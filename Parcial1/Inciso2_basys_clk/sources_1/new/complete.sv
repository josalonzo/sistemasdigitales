==> flow/design.v <==
module alarm_fsm (
    input  logic clk,
    input  logic rst,         
    input  logic H,           
    input  logic B,           
    output logic A,           
    output logic [1:0] state  
);
    logic [1:0] next;
    always_ff @(posedge clk) begin
        if (rst)
            state <= 2'b00;     
        else
            state <= next;
    end
    always_comb begin
        next = state; 
        unique case (state)
            2'b00: begin
                if (H)  next = 2'b01;  
                else    next = 2'b00;  
            end
            2'b01: begin
                if (B)  next = 2'b10;  
                else    next = 2'b01;  
            end
            2'b10: begin
                next = 2'b00;
            end
            default: begin
                next = 2'b00;
            end
        endcase
    end
    always_comb begin
        unique case (state)
            2'b01: A = 1'b1; 
            default: A = 1'b0;
        endcase
    end
endmodule
`timescale 1ns / 1ps
module clck_psc #(
    parameter int CLK_FREQ = 100_000_000,
    parameter int OUT_FREQ = 1
)(
    input  logic clk,
    input  logic rst,
    output logic tick
);
    localparam int COUNT_MAX = CLK_FREQ / OUT_FREQ;
    logic [$clog2(COUNT_MAX)-1:0] counter;
    always_ff @(posedge clk) begin
        if (rst) begin
            counter <= '0;
            tick    <= 1'b0;
        end else begin
            if (counter == COUNT_MAX-1) begin
                counter <= '0;
                tick    <= 1'b1;   
            end else begin
                counter <= counter + 1'b1;
                tick    <= 1'b0;
            end
        end
    end
endmodule
`timescale 1ns / 1ps
module compare #(
    parameter int ALARM_HOUR = 7,    
    parameter int ALARM_MIN  = 30    
)(
    input  logic clk,
    input  logic rst,
    input  logic [4:0] hour,    
    input  logic [5:0] min,     
    output logic H              
);
    logic match_now;
    logic match_prev;
    assign match_now = (hour == ALARM_HOUR) && (min == ALARM_MIN);
    always_ff @(posedge clk) begin
        if (rst) begin
            match_prev <= 1'b0;
            H          <= 1'b0;
        end else begin
            match_prev <= match_now;
            H <= match_now & ~match_prev;
        end
    end
endmodule
`timescale 1ns / 1ps
module complete #(
    parameter int INIT_HOUR  = 7,
    parameter int INIT_MIN   = 29,
    parameter int ALARM_HOUR = 7,
    parameter int ALARM_MIN  = 30
)(
    input  logic clk,
    input  logic btnC,
    input  logic btnU,
    output logic [1:0] led,
    output logic [6:0] seg,
    output logic       dp,
    output logic [3:0] an
);
    logic rst;
    logic tick_1hz;
    logic [4:0] hour;
    logic [5:0] min;
    logic [3:0] Ht, Hu, Mt, Mu;
    logic H_pulse;
    logic alarm_on;
    logic [1:0] fsm_state;
    logic [23:0] por_cnt = 24'd0;
    logic por_rst;
    logic led_sec;
    always_ff @(posedge clk) begin
        if (por_cnt != 24'hFFFFFF)
            por_cnt <= por_cnt + 1'b1;
    end
    assign por_rst = (por_cnt != 24'hFFFFFF);
    assign rst = por_rst | btnC;
    clck_psc #(
        .CLK_FREQ(100_000_000),
        .OUT_FREQ(1)
    ) u_tick (
        .clk (clk),
        .rst (rst),
        .tick(tick_1hz)
    );
    always_ff @(posedge clk) begin
        if (rst) begin
            led_sec <= 1'b0;
        end else if (tick_1hz) begin
            led_sec <= ~led_sec;
        end
    end
    time_mod #(
        .INIT_HOUR(INIT_HOUR),
        .INIT_MIN (INIT_MIN)
    ) u_time (
        .clk      (clk),
        .rst      (rst),
        .tick_1hz (tick_1hz),
        .hour     (hour),
        .min      (min),
        .Ht       (Ht),
        .Hu       (Hu),
        .Mt       (Mt),
        .Mu       (Mu)
    );
    compare #(
        .ALARM_HOUR(ALARM_HOUR),
        .ALARM_MIN (ALARM_MIN)
    ) u_cmp (
        .clk (clk),
        .rst (rst),
        .hour(hour),
        .min (min),
        .H   (H_pulse)
    );
    alarm_fsm u_fsm (
        .clk   (clk),
        .rst   (rst),
        .H     (H_pulse),
        .B     (btnU),
        .A     (alarm_on),
        .state (fsm_state)
    );
    seg7 u_7seg (
        .clk (clk),
        .rst (rst),
        .d3  (Ht),
        .d2  (Hu),
        .d1  (Mt),
        .d0  (Mu),
        .seg (seg),
        .dp  (dp),
        .an  (an)
    );
    always_comb begin
        led[0] = alarm_on;
        led[1] = led_sec;    
    end
endmodule
`timescale 1ns / 1ps
module seg7 (
    input  logic clk,
    input  logic rst,
    input  logic [3:0] d3,
    input  logic [3:0] d2,
    input  logic [3:0] d1,
    input  logic [3:0] d0,
    output logic [6:0] seg,
    output logic       dp,
    output logic [3:0] an
);
    logic [15:0] scan_div;
    always_ff @(posedge clk) begin
        if (rst) scan_div <= '0;
        else     scan_div <= scan_div + 16'd1;
    end
    logic [1:0] sel;
    assign sel = scan_div[15:14];
    function automatic logic [6:0] enc(input logic [3:0] v);
        case (v)
            4'd0: enc = 7'b1000000;
            4'd1: enc = 7'b1111001;
            4'd2: enc = 7'b0100100;
            4'd3: enc = 7'b0110000;
            4'd4: enc = 7'b0011001;
            4'd5: enc = 7'b0010010;
            4'd6: enc = 7'b0000010;
            4'd7: enc = 7'b1111000;
            4'd8: enc = 7'b0000000;
            4'd9: enc = 7'b0010000;
            default: enc = 7'b1111111;  
        endcase
    endfunction
    always_comb begin
        an  = 4'b1111;   
        seg = 7'b1111111;
        dp  = 1'b1;      
        case (sel)
            2'd0: begin an = 4'b1110; seg = enc(d0); end  
            2'd1: begin an = 4'b1101; seg = enc(d1); end
            2'd2: begin an = 4'b1011; seg = enc(d2); end
            2'd3: begin an = 4'b0111; seg = enc(d3); end  
        endcase
    end
endmodule
`timescale 1ns / 1ps
module time_mod #(
    parameter int INIT_HOUR = 0,    
    parameter int INIT_MIN  = 0     
)(
    input  logic clk,
    input  logic rst,
    input  logic tick_1hz,      
    output logic [4:0] hour,    
    output logic [5:0] min,     
    output logic [3:0] Ht,
    output logic [3:0] Hu,
    output logic [3:0] Mt,
    output logic [3:0] Mu
);
    logic [5:0] sec;  
    always_ff @(posedge clk) begin
        if (rst) begin
            hour <= INIT_HOUR[4:0];
            min  <= INIT_MIN[5:0];
            sec  <= 6'd0;
        end else if (tick_1hz) begin
            if (sec == 6'd59) begin
                sec <= 6'd0;
                if (min == 6'd59) begin
                    min <= 6'd0;
                    if (hour == 5'd23) hour <= 5'd0;
                    else               hour <= hour + 5'd1;
                end else begin
                    min <= min + 6'd1;
                end
            end else begin
                sec <= sec + 6'd1;
            end
        end
    end
    always_comb begin
        if (hour >= 5'd20) begin
            Ht = 4'd2; Hu = hour - 5'd20;
        end else if (hour >= 5'd10) begin
            Ht = 4'd1; Hu = hour - 5'd10;
        end else begin
            Ht = 4'd0; Hu = hour[3:0];
        end
        if (min >= 6'd50) begin
            Mt = 4'd5; Mu = min - 6'd50;
        end else if (min >= 6'd40) begin
            Mt = 4'd4; Mu = min - 6'd40;
        end else if (min >= 6'd30) begin
            Mt = 4'd3; Mu = min - 6'd30;
        end else if (min >= 6'd20) begin
            Mt = 4'd2; Mu = min - 6'd20;
        end else if (min >= 6'd10) begin
            Mt = 4'd1; Mu = min - 6'd10;
        end else begin
            Mt = 4'd0; Mu = min[3:0];
        end
    end
endmodule
# ---- From RTL to reports: complete
# What the tools print for complete, step after step.
# Line numbers count from 1 in the design file above.
# Library cell names are shortened.
# The mark - stands for no value.
dict set report setup {
  design {complete}
  clock_port {clk}
  lib {sky130hd}
  pvt_corner {tt_025C_1v80}
}

# ---- Word-level counts
# Source: Yosys, flattened and elaborated, memories not mapped. Widths are those after wreduce. Registers that Yosys merges into a memory's read port (data or address) are not register bits. Print and check cells do not count. Equal cells are merged and count once.
# Memory sizes are those after Yosys's memory passes, which may raise the word count (mostly to a power of two), join words into wider ones and drop unused or constant bits.
dict set report word_totals {
  clocked_rd_ports_x_width 0
  inputBits 3
  latchBits 0
  n_memories 4
  ram_bits 0
  rom_bits 448
  regBits 90
  wordCells 80
}
dict set report op_classes {
  logic 4
  compare 7
  addsub 13
  reduce_and_logical 6
  eq_ne 11
  muxes 24
  n_mul 0
  div_mod_pow 0
  n_shift 0
}
# memory words width read_ports write_ports line_no
set memory_table {}
lappend memory_table {{(no name shown)} 16 7 1 0 207} ;# case (v)
lappend memory_table {{(no name shown)} 16 7 1 0 207}
lappend memory_table {{(no name shown)} 16 7 1 0 207}
lappend memory_table {{(no name shown)} 16 7 1 0 207}
# cell count
set op_table {}
lappend op_table {{4-bit two-way mux} 12}
lappend op_table {{7-bit case mux with 4-bit select} 1}
lappend op_table {{27-bit by 1-bit adder with 27-bit output (second input constant)} 1}
lappend op_table {{27-bit == test (second input constant)} 1}
lappend op_table {{24-bit by 1-bit adder with 24-bit output (second input constant)} 1}
lappend op_table {{24-bit inequality test (second input constant)} 1}
lappend op_table {{16-bit by 1-bit adder with 16-bit output (second input constant)} 1}
lappend op_table {{4-bit subtractor (second input constant)} 4}
lappend op_table {{4-bit case mux with 4-bit select} 1}
lappend op_table {{6-bit by 1-bit adder with 6-bit output (second input constant)} 2}
lappend op_table {{6-bit by 5-bit >= comparator with 1-bit output (second input constant)} 2}
lappend op_table {{6-bit >= comparator (second input constant)} 2}
lappend op_table {{6-bit == test (second input constant)} 2}
lappend op_table {{6-bit two-way mux} 2}
lappend op_table {{4-bit by 3-bit subtractor with 4-bit output (second input constant)} 2}
lappend op_table {{6-bit by 4-bit >= comparator with 1-bit output (second input constant)} 1}
lappend op_table {{6-bit by 5-bit == test with 1-bit output (second input constant)} 1}
lappend op_table {{5-bit by 1-bit adder with 5-bit output (second input constant)} 1}
lappend op_table {{5-bit by 3-bit == test with 1-bit output (second input constant)} 1}
lappend op_table {{5-bit by 4-bit >= comparator with 1-bit output (second input constant)} 1}
lappend op_table {{5-bit >= comparator (second input constant)} 1}
lappend op_table {{5-bit == test (second input constant)} 1}
lappend op_table {{5-bit two-way mux} 1}
lappend op_table {{1-bit two-way mux} 5}
lappend op_table {{2-bit by 1-bit == test with 1-bit output (second input constant)} 2}
lappend op_table {{2-bit == test (second input constant)} 2}
lappend op_table {{2-bit zero test} 2}
lappend op_table {{4-bit by 2-bit subtractor with 4-bit output (second input constant)} 1}
# Not listed: further kinds 9, cells in them 10.

# ---- Longest topological paths
# Depth = most cells in a row (Yosys ltp): at word level without a register or memory, in the mapped netlist without a sequential cell, where the memories' decode and read muxes count.
dict set report logic_depth {
  word_depth 6
  ABC_AREA 0
  mapped_depth 14
}

# ---- Netlist
# Yosys stat after the flow's synthesis: flattened, memories mapped to cells. It holds for the ABC_AREA given above (unset counts as 0); a run with the other value may have another netlist.
# cell count
set by_type {}
lappend by_type {dfxtp_1 67}
lappend by_type {edfxtp_1 24}
lappend by_type {ha_1 29}
lappend by_type {xnor2_1 41}
lappend by_type {nor2_1 87}
lappend by_type {xor2_1 27}
lappend by_type {nand2_1 48}
lappend by_type {nand3_1 31}
lappend by_type {nand4_1 17}
lappend by_type {inv_1 28}
lappend by_type {a21oi_1 19}
lappend by_type {o21ai_0 18}
lappend by_type {and3_1 11}
lappend by_type {nor3_1 13}
lappend by_type {nor4_1 7}
lappend by_type {a211oi_1 5}
lappend by_type {o21a_1 5}
lappend by_type {o31ai_1 5}
# Other cell types: 62; their cells: 112.
dict set report synth_totals {
  stdcells 594
  ff_cells 91
  yosys_area_mm2 0.0053026
  n_buf 18
}
# The figures by module come from a second, unflattened synthesis with its own total; it is not the netlist above.
dict set report hier_totals {
  hier_cells 672
  hier_area_mm2 0.0059682
}
# Rows give one instance, submodules left out.
# mod cells instances seq_area_mm2 mod_area_mm2
set modules {}
lappend modules {seg7 220 1 0.0003203 0.0017066}
lappend modules {time_mod 178 1 0.0003403 0.0014501}
lappend modules {clck_psc 163 1 0.0005605 0.0013938}
lappend modules {complete 96 1 0.0007407 0.0012412}
lappend modules {compare 7 1 0.00004 0.0000888}
lappend modules {alarm_fsm 8 1 0.00004 0.0000876}

# ---- Timing after synthesis
# Source: OpenSTA report_checks on the synthesized netlist (no wires, ideal clock, input and output delay 20% of the period each), path of least setup slack; recovery checks are left aside. Register names are those of the netlist, which keeps one name where synthesis merged equal registers.
dict set report synth_timing {
  path_type {flip-flop to output port}
  start {reg u_time.min[1]}
  end {out seg[2]}
  required_ps 3008
  clock_period_ps 3760
  delay_ps 2857
  t_first_pin_ps 0
  path_slack_ps 151
  arrival_ps 2857
  path_stages 11
  period_less_setup_slack_ps 3609
}
# "delay_ps" = arrival - input delay + setup time.
# A path that ends at an output port has no setup time.
# "path_stages": output pins that drive a net of the path, with the launching flip-flop's if there is one; two outputs of one cell count as two.
# "period_less_setup_slack_ps" is the clock period less the worst setup slack; recovery checks do not enter. This is arithmetic on one report: input and output delays are still those of the set period (20% each).
# The rows between start and end are the longest chain of elaborated cells between them; the timing report does not say that the signal goes this way. Where chains are equally long, one stands for them.
# A line is the first line of the expression or statement that the cell stems from. Yosys adds cells for indexed reads and writes and turns some case tables into memories.
# The chain passes a memory read, where the word-level depth is cut; so it can be longer than that depth.
# At most two assigning lines are given for a register; there are more.
dict set report synth_via {
  path_cell_list {dfxtp_1 inv_1 ha_1 nor4bb_2 or3_4 o21a_1 o311ai_4 inv_1 ha_1 a31o_1 mux4_2}
  elab_chain_len 8
}
# item line_no
set synth_lines {}
lappend synth_lines {{start, declared} 242} ;# output logic [5:0] min,
lappend synth_lines {{start, assigned} 252} ;# min  <= INIT_MIN[5:0];
lappend synth_lines {{start, assigned} 262} ;# min <= min + 6'd1;
lappend synth_lines {{6-bit by 4-bit >= comparator with 1-bit output} 285} ;# end else if (min >= 6'd10) begin
lappend synth_lines {{1-bit two-way mux} 285}
lappend synth_lines {{4-bit two-way mux} 283} ;# end else if (min >= 6'd20) begin
lappend synth_lines {{4-bit two-way mux} 281} ;# end else if (min >= 6'd30) begin
lappend synth_lines {{4-bit two-way mux} 279} ;# end else if (min >= 6'd40) begin
lappend synth_lines {{4-bit two-way mux} 277} ;# if (min >= 6'd50) begin
lappend synth_lines {{memory 16 x 7 bit} 207} ;# case (v)
lappend synth_lines {{7-bit case mux with 4-bit select} 225} ;# case (sel)
lappend synth_lines {{end, declared} 103} ;# output logic [6:0] seg,

# ---- Path in the finished layout
# Path of least setup slack in the final report of record 1 (OpenROAD, finished layout, wires in). Where an end is a register, its clock arrival counts in the times.
# The path's times are printed in steps of 10 ps; the period is the one set.
dict set report layout_timing {
  path_type {flip-flop to output port}
  start {reg u_time.min[1]}
  end {out seg[2]}
  t_first_pin_ps 340
  clock_period_ps 2330
  path_slack_ps -1260
  path_stages 12
  arrival_ps 3120
  required_ps 1860
}
# The rows between start and end are the longest chain of elaborated cells between them; the timing report does not say that the signal goes this way. Where chains are equally long, one stands for them.
# The chain passes a memory read, where the word-level depth is cut; so it can be longer than that depth.
# At most two assigning lines are given for a register; there are more.
dict set report layout_via {
  path_cell_list {dfxtp_4 inv_6 ha_4 nor4bb_4 or3_4 o21a_4 o311ai_4 inv_2 ha_4 a31o_1 mux4_2 buf_6}
  elab_chain_len 8
}
# item line_no
set layout_lines {}
lappend layout_lines {{start, declared} 242} ;# output logic [5:0] min,
lappend layout_lines {{start, assigned} 252} ;# min  <= INIT_MIN[5:0];
lappend layout_lines {{start, assigned} 262} ;# min <= min + 6'd1;
lappend layout_lines {{6-bit by 4-bit >= comparator with 1-bit output} 285} ;# end else if (min >= 6'd10) begin
lappend layout_lines {{1-bit two-way mux} 285}
lappend layout_lines {{4-bit two-way mux} 283} ;# end else if (min >= 6'd20) begin
lappend layout_lines {{4-bit two-way mux} 281} ;# end else if (min >= 6'd30) begin
lappend layout_lines {{4-bit two-way mux} 279} ;# end else if (min >= 6'd40) begin
lappend layout_lines {{4-bit two-way mux} 277} ;# if (min >= 6'd50) begin
lappend layout_lines {{memory 16 x 7 bit} 207} ;# case (v)
lappend layout_lines {{7-bit case mux with 4-bit select} 225} ;# case (sel)
lappend layout_lines {{end, declared} 103} ;# output logic [6:0] seg,

Memo
Re: implementation data of complete

Settings and measured results of 2 stored flow runs for module complete (sky130hd), not sorted in any way. The constraints put input and output delay at 20% of the set period each and load the outputs with 0.01 pF.
"period_less_ws_ps" = clock period - worst setup slack. The figure is calculated, with input and output delays left at 20% of the set period.
"worst_path_allowed_less_slack_ps": the worst setup path's part of the clock period (all of it between registers, 20% less for each end at a port) less its slack. A launch clock that arrives late makes it longer, a capture clock that arrives late makes it shorter.
"worst_path_allowed_less_slack_ps" is given in steps of 10 ps.

# record 1
==> flow/run.sh <==
#!/bin/bash
# the make line also repeats the synthesis and layout settings of config.mk as NAME=value (left out here)
make -C /OpenROAD-flow-scripts/flow DESIGN_CONFIG=/design/flow/config.mk WORK_HOME=/design/flow/orfs CLKGATE_MAP_FILE= finish
==> flow/config.mk <==
export PLATFORM = sky130hd
export DESIGN_NAME = complete
export DESIGN_NICKNAME = complete
export VERILOG_FILES = /design/flow/design.v
export SDC_FILE = /design/flow/constraint.sdc
export NUM_CORES = 4
export LEC_CHECK = 0
export CAP_MARGIN = 5
export CORE_ASPECT_RATIO = 0.57
export CORE_MARGIN = 2
export CORE_UTILIZATION = 56
export CTS_CLUSTER_SIZE = 74
export GPL_ROUTABILITY_DRIVEN = 0
export GPL_TIMING_DRIVEN = 1
export MAX_ROUTING_LAYER = met5
export PLACE_DENSITY_LB_ADDON = 0.01
export SLEW_MARGIN = 0
==> flow/constraint.sdc <==
create_clock -name core_clock -period 2.33 [get_ports {clk}]
set_input_delay 0.4660 -clock core_clock [delete_from_list [all_inputs] [get_ports {clk}]]
set_output_delay 0.4660 -clock core_clock [all_outputs]
set_load 0.01 [all_outputs]

==> record 1: results <==
holdWs_ps=395
period_less_ws_ps=3586
setup_tns_ps=-8080
worst_path_allowed_less_slack_ps=3120
path_kind="flip-flop to output port"
finalCellArea_mm2=0.0070468
worst_setup_slack_ps=-1256
design.die.area_mm2=0.0102939
synthArea_mm2=0.0053026

# record 2
==> flow/run.sh <==
#!/bin/bash
# the make line also repeats the synthesis and layout settings of config.mk as NAME=value (left out here)
make -C /OpenROAD-flow-scripts/flow DESIGN_CONFIG=/design/flow/config.mk WORK_HOME=/design/flow/orfs CLKGATE_MAP_FILE= finish
==> flow/config.mk <==
export PLATFORM = sky130hd
export DESIGN_NAME = complete
export DESIGN_NICKNAME = complete
export VERILOG_FILES = /design/flow/design.v
export SDC_FILE = /design/flow/constraint.sdc
export NUM_CORES = 4
export LEC_CHECK = 0
export ABC_AREA = 0
export CAP_MARGIN = 20
export CELL_PAD_IN_SITES_DETAIL_PLACEMENT = 0
export CELL_PAD_IN_SITES_GLOBAL_PLACEMENT = 3
export CORE_ASPECT_RATIO = 1.26
export CORE_MARGIN = 2
export CORE_UTILIZATION = 34
export CTS_CLUSTER_DIAMETER = 367
export CTS_CLUSTER_SIZE = 64
export GPL_TIMING_DRIVEN = 0
export HOLD_SLACK_MARGIN = 0.25
export MAX_ROUTING_LAYER = met5
export PLACE_DENSITY_LB_ADDON = 0.06
export SETUP_SLACK_MARGIN = -0.2
export SLEW_MARGIN = 30
export TNS_END_PERCENT = 70
==> flow/constraint.sdc <==
create_clock -name core_clock -period 7.06 [get_ports {clk}]
set_input_delay 1.4120 -clock core_clock [delete_from_list [all_inputs] [get_ports {clk}]]
set_output_delay 1.4120 -clock core_clock [all_outputs]
set_load 0.01 [all_outputs]

==> record 2: results <==
holdWs_ps=392
period_less_ws_ps=5469
setup_tns_ps=0
worst_path_allowed_less_slack_ps=4060
path_kind="flip-flop to output port"
finalCellArea_mm2=0.0060446
worst_setup_slack_ps=1591
design.die.area_mm2=0.0166175
synthArea_mm2=0.0053026
